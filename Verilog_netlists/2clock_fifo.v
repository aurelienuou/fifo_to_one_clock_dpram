==> flow/design.v <==
module top_wrapper (
	input [7:0] datain,
	input       wen,
	input       ren,
	input       clk,
	output[7:0] dataout );
	asynch_fifo DUT (
		.wrclk	(clk),
		.rdclk	(clk),
		.wren	(wen),
		.rden	(ren),
		.datain	(datain),
		.dataout (dataout) );
endmodule 
module asynch_fifo # (parameter WIDTH = 8,          
								DEPTH = 16,
								PTR	= 4 )           
(
			input wire 					reset_,
			input  wire 				wrclk,         
			input  wire 				wren,          
			input  wire [WIDTH-1 : 0]	datain,        
			output wire					wrfull,        
			output wire			 		wrempty,       
			output wire	[PTR  : 0]		wrusedw,       
            input  wire 				rdclk,         
			input  wire 				rden,          
			output wire [WIDTH-1 : 0]	dataout,       
			output wire 				rdfull,        
			output wire					rdempty,       
			output wire [PTR  : 0] 		rdusedw,       
			output 	 		dbg						   
);
			reg[WIDTH -1:0]		ram [DEPTH -1:0];
			wire 				wren_int;
			wire				rden_int;
			reg[PTR -1:0]		wradr;
			reg[PTR -1:0]		rdadr;
			reg[PTR -1:0]		usedw;
			reg[WIDTH -1:0]		data_out;
			assign wren_int = wren & !wrfull;
			assign rden_int = rden & !rdempty;
			assign rdempty = (wradr == rdadr)? 1'b1 : 1'b0;
			assign wrempty = (wradr == rdadr)? 1'b1 : 1'b0;
			assign rdfull = (wradr == rdadr -1)? 1'b1 : 1'b0;
			assign wrfull = (wradr == rdadr -1)? 1'b1 : 1'b0;
			assign dataout = data_out;
			initial begin
				wradr <= 1'b0;
				rdadr <= 1'b0;
			end
			always @(posedge wrclk) begin
				if(wren_int) begin
					ram[wradr] <= datain;
					wradr <= wradr + 1;
				end
			end
			always @(posedge rdclk) begin
				if(rden_int) begin
					data_out <= ram[rdadr];
					rdadr <= rdadr + 1;
				end
			end
endmodule
### Tool chain data of top_wrapper

Tool output for the design above, in the order of the flow.
Lines are those of the file above, counted from 1.
Operators carry their Yosys type and port widths (W data, S select, Z words).
Cell names lack the library's common part.
The mark n/a stands for no value.

| inputs | value |
|---|---|
| top module | top_wrapper |
| clock port | clk |
| cell library | sky130hd |
| corner | tt_025C_1v80 |

### Word-level counts

Counts by Yosys on the flattened word-level netlist (proc, flatten, opt, wreduce; memories kept). Register bits leave out memories and registers merged into their read ports (data or address); mux counts leave out enables and synchronous resets folded into registers. Print and check cells are left out. Cells with the same type and inputs are merged into one.
Memory sizes are those after Yosys's memory passes, which may raise the word count (mostly to a power of two), join words into wider ones and drop unused or constant bits.

| bit counts | value |
|---|---|
| memory cells | 1 |
| input bits | 11 |
| memory bits (writable) | 128 |
| elaborated cells | 17 |
| output and inout bits | 8 |
| register bits after elaboration | 8 |
| word width x clocked read ports | 8 |

Memory list:

| memory | words | width | read ports | wr ports | RTL line | text |
|---|---|---|---|---|---|---|
| DUT.ram | 16 | 8 | 1 | 1 | 34 | `reg[WIDTH -1:0] ram [DEPTH -1:0];` |

| cells by class | value |
|---|---|
| reduce/logical cells | 2 |
| bitwise operators | 2 |
| multiplexer cells | 5 |
| equality and inequality tests | 2 |
| $add $sub $neg | 3 |

Operator list:

| operator | count |
|---|---|
| $eq A4 B32 Y1 | 1 |
| $add A4 B1 Y4 const B | 2 |
| $mux W8 | 1 |
| $sub A4 B1 Y5 const B | 1 |
| $eq A4 B4 Y1 | 1 |
| $mux W4 | 1 |
| $mux W1 | 3 |
| $and A1 B1 Y1 | 2 |
| $logic_not A1 Y1 | 2 |

### Longest topological paths

Longest topological path by Yosys (ltp), each cell counted once; first at word level (registers and memories cut), then after technology mapping (sequential cells cut; the memories' decode and read muxes count).

| depth | value |
|---|---|
| depth in word-level cells | 6 |
| ABC_AREA | 0 |
| mapped depth | 8 |
| gate-level depth less buffers | 5 |

### After synthesis

Yosys stat after the flow's synthesis: flattened, memories mapped to cells. It holds for the ABC_AREA given above (unset counts as 0); a run with the other value may have another netlist.

| synthesis totals | value |
|---|---|
| sequential part of the area | 0.0043241 mm^2 |
| buffers | 16 |
| standard cells after synthesis | 279 |
| mapped area | 0.0057881 mm^2 |
| mapped flip-flops | 144 |

Cells by type:

| cell type | count | area in all (um^2) |
|---|---|---|
| edfxtp_1 | 144 | 4.32E+03 |
| mux4_2 | 31 | 698.17 |
| a311oi_1 | 16 | 140.134 |
| a22oi_1 | 15 | 112.608 |
| ha_1 | 6 | 75.072 |
| xnor2_1 | 7 | 61.309 |
| nand2_1 | 13 | 48.797 |
| buf_6 | 4 | 45.043 |
| xor2_2 | 2 | 32.531 |
| buf_2 | 5 | 25.024 |
| nor2b_1 | 4 | 25.024 |
| buf_4 | 3 | 22.522 |
| mux2i_1 | 2 | 20.019 |
| inv_1 | 5 | 18.768 |
| xor2_1 | 2 | 17.517 |
| clkbuf_1 | 4 | 15.014 |
| a211oi_2 | 1 | 12.512 |
| nand2b_1 | 2 | 12.512 |

Other cell types: 11; their cells: 13.
The figures by module come from a second, unflattened synthesis with its own total; it is not the netlist above.

| second synthesis, totals | value |
|---|---|
| cell total of the unflattened synthesis | 303 |
| area total of the unflattened synthesis | 0.0059182 mm^2 |

Each row is one instance without its submodules.

Modules:

| module | times used | cells | seq. area (mm^2) | area (mm^2) |
|---|---|---|---|---|
| asynch_fifo | 1 | 303 | 0.0043241 | 0.0059182 |
| top_wrapper | 1 | 0 | 0 | 0 |

### Timing after synthesis

Source: OpenSTA report_checks on the synthesized netlist (no wires, ideal clock, input and output delay 20% of the period each), path of least setup slack; recovery checks are left aside. Register names are those of the netlist, which keeps one name where synthesis merged equal registers.

| path post-synthesis | value |
|---|---|
| kind | register -> register |
| from | reg DUT.rdadr[0] |
| to | mem DUT.ram[10][0] |
| time at the first pin | 0.000 ns |
| setup time | 0.389 ns |
| clock period | 4.22 ns |
| delay of the path | 2.738 ns |
| arrival | 2.349 ns |
| slack | 1.482 ns |
| data required time | 3.831 ns |
| path buffers | 3 |
| driving pins on the path | 9 |
| synthesis period reached | 2.738 ns |

"delay of the path" is the arrival time less input delay plus setup time.
"driving pins on the path" counts driving pins, that of a launching flip-flop among them; a cell with two outputs on the path counts twice.
"synthesis period reached" = period - worst setup slack (recovery checks aside). The figure is calculated, with input and output delays left at 20% of the set period.
The rows between start and end are the longest chain of elaborated cells between them; the timing report does not say that the signal goes this way. Where chains are equally long, one stands for them.
A line is the first line of the expression or statement that the cell stems from. Yosys adds cells for indexed reads and writes and turns some case tables into memories.
The path ends at the enable pin of a flip-flop; only ways to that pin are counted.

| between the ends, post-synthesis | value |
|---|---|
| cells stage by stage | edfxtp_1 buf_6 buf_2 inv_1 ha_1 xnor2_1 a211oi_2 buf_2 a311oi_1 |
| length of the longest elaborated chain | 6 |
| elaborated cells between the ends (all ways) | 7 |
| classes of those cells | add/sub: 1; eq/ne: 1; mux: 3; logic: 1; reduce/logical: 1 |

Ends and longest elaborated chain, post-synthesis:

| what | RTL line | text |
|---|---|---|
| start, declared | 38 | `reg[PTR -1:0] rdadr;` |
| start, assigned | 61 | `rdadr <= rdadr + 1;` |
| $sub A4 B1 Y5 | 46 | `assign wrfull = (wradr == rdadr -1)? 1'b1 : 1'b0;` |
| $eq A4 B32 Y1 | 46 |  |
| $mux W1 | 46 |  |
| $logic_not A1 Y1 | 41 | `assign wren_int = wren & !wrfull;` |
| $and A1 B1 Y1 | 41 |  |
| $mux W4 | 53 | `if(wren_int) begin` |
| end, declared | 34 | `reg[WIDTH -1:0] ram [DEPTH -1:0];` |

### Worst path after layout

Path of least setup slack in the final report of record 1 (OpenROAD, finished layout, wires in). Where an end is a register, its clock arrival counts in the times.

| path after layout | value |
|---|---|
| kind | register -> register |
| from | reg DUT.rdadr[0] |
| to | mem DUT.ram[0][4] |
| slack | -0.38 ns |
| clock period | 1.78 ns |
| setup time | 0.23 ns |
| arrival | 2.35 ns |
| path buffers | 5 |
| time at the first pin | 0.43 ns |
| driving pins on the path | 11 |
| data required time | 1.97 ns |

The rows between start and end are the longest chain of elaborated cells between them; the timing report does not say that the signal goes this way. Where chains are equally long, one stands for them.
The path ends at the enable pin of a flip-flop; only ways to that pin are counted.

| between the ends, after layout | value |
|---|---|
| cells stage by stage | edfxtp_1 buf_6 buf_12 clkinv_8 ha_4 xnor2_4 a211oi_4 buf_6 buf_6 a311oi_4 buf_12 |
| length of the longest elaborated chain | 6 |
| elaborated cells between the ends (all ways) | 7 |
| classes of those cells | add/sub: 1; eq/ne: 1; mux: 3; logic: 1; reduce/logical: 1 |

Ends and longest elaborated chain, after layout:

| what | RTL line | text |
|---|---|---|
| start, declared | 38 | `reg[PTR -1:0] rdadr;` |
| start, assigned | 61 | `rdadr <= rdadr + 1;` |
| $sub A4 B1 Y5 | 46 | `assign wrfull = (wradr == rdadr -1)? 1'b1 : 1'b0;` |
| $eq A4 B32 Y1 | 46 |  |
| $mux W1 | 46 |  |
| $logic_not A1 Y1 | 41 | `assign wren_int = wren & !wrfull;` |
| $and A1 B1 Y1 | 41 |  |
| $mux W4 | 53 | `if(wren_int) begin` |
| end, declared | 34 | `reg[WIDTH -1:0] ram [DEPTH -1:0];` |

Flow measurements of top_wrapper on sky130hd: 2 stored runs with different settings, listed in no order. Input and output delays are each 20% of the period that was set; the output load is 0.01 pF.
"clock period reached" = clock period - worst setup slack. The figure is calculated, with input and output delays left at 20% of the set period.
"worst setup path time": the worst setup path's part of the clock period (all of it between registers, 20% less for each end at a port) less its slack. A launch clock that arrives late makes it longer, a capture clock that arrives late makes it shorter.
"total power after layout": no workload was simulated; the value follows from the tool's default switching activity.
Settings: -- = not set for that run.

| stored run | period_ns | CORE_UTILIZATION | PLACE_DENSITY_LB_ADDON | CELL_PAD_IN_SITES_GLOBAL_PLACEMENT | GPL_TIMING_DRIVEN | CTS_CLUSTER_SIZE | MIN_ROUTING_LAYER | CAP_MARGIN | CORE_MARGIN | SLEW_MARGIN | area of the synthesized netlist (mm^2) | die size (mm^2) | standard-cell area after layout (mm^2) | utilization in the final report (%) | worst slack on setup checks (ns) | post-route setup TNS (ns) | final worst hold slack (ns) | total power after layout (W) | clock period reached (ns) | worst setup path time (ns) | class of the worst setup path |
|---|---|---|---|---|---|---|---|---|---|---|---|---|---|---|---|---|---|---|---|---|---|
| record 1 | 1.78 | 42 | 0.15 | 0 | 0 | 23 | met2 | 20 | 2 | 20 | 0.0057881 | 0.0147355 | 0.0080978 | 60.7 | -0.379 | -47.663 | 0.766 | 0.014597 | 2.159 | 2.16 | register -> register |
| record 2 | 5.05 | 40 | -- | -- | -- | -- | -- | 20 | 2 | 20 | 0.0057881 | 0.015448 | 0.006764 | 48.4 | 2.282 | 0.000 | 0.710 | 0.00378 | 2.768 | 2.77 | register -> register |
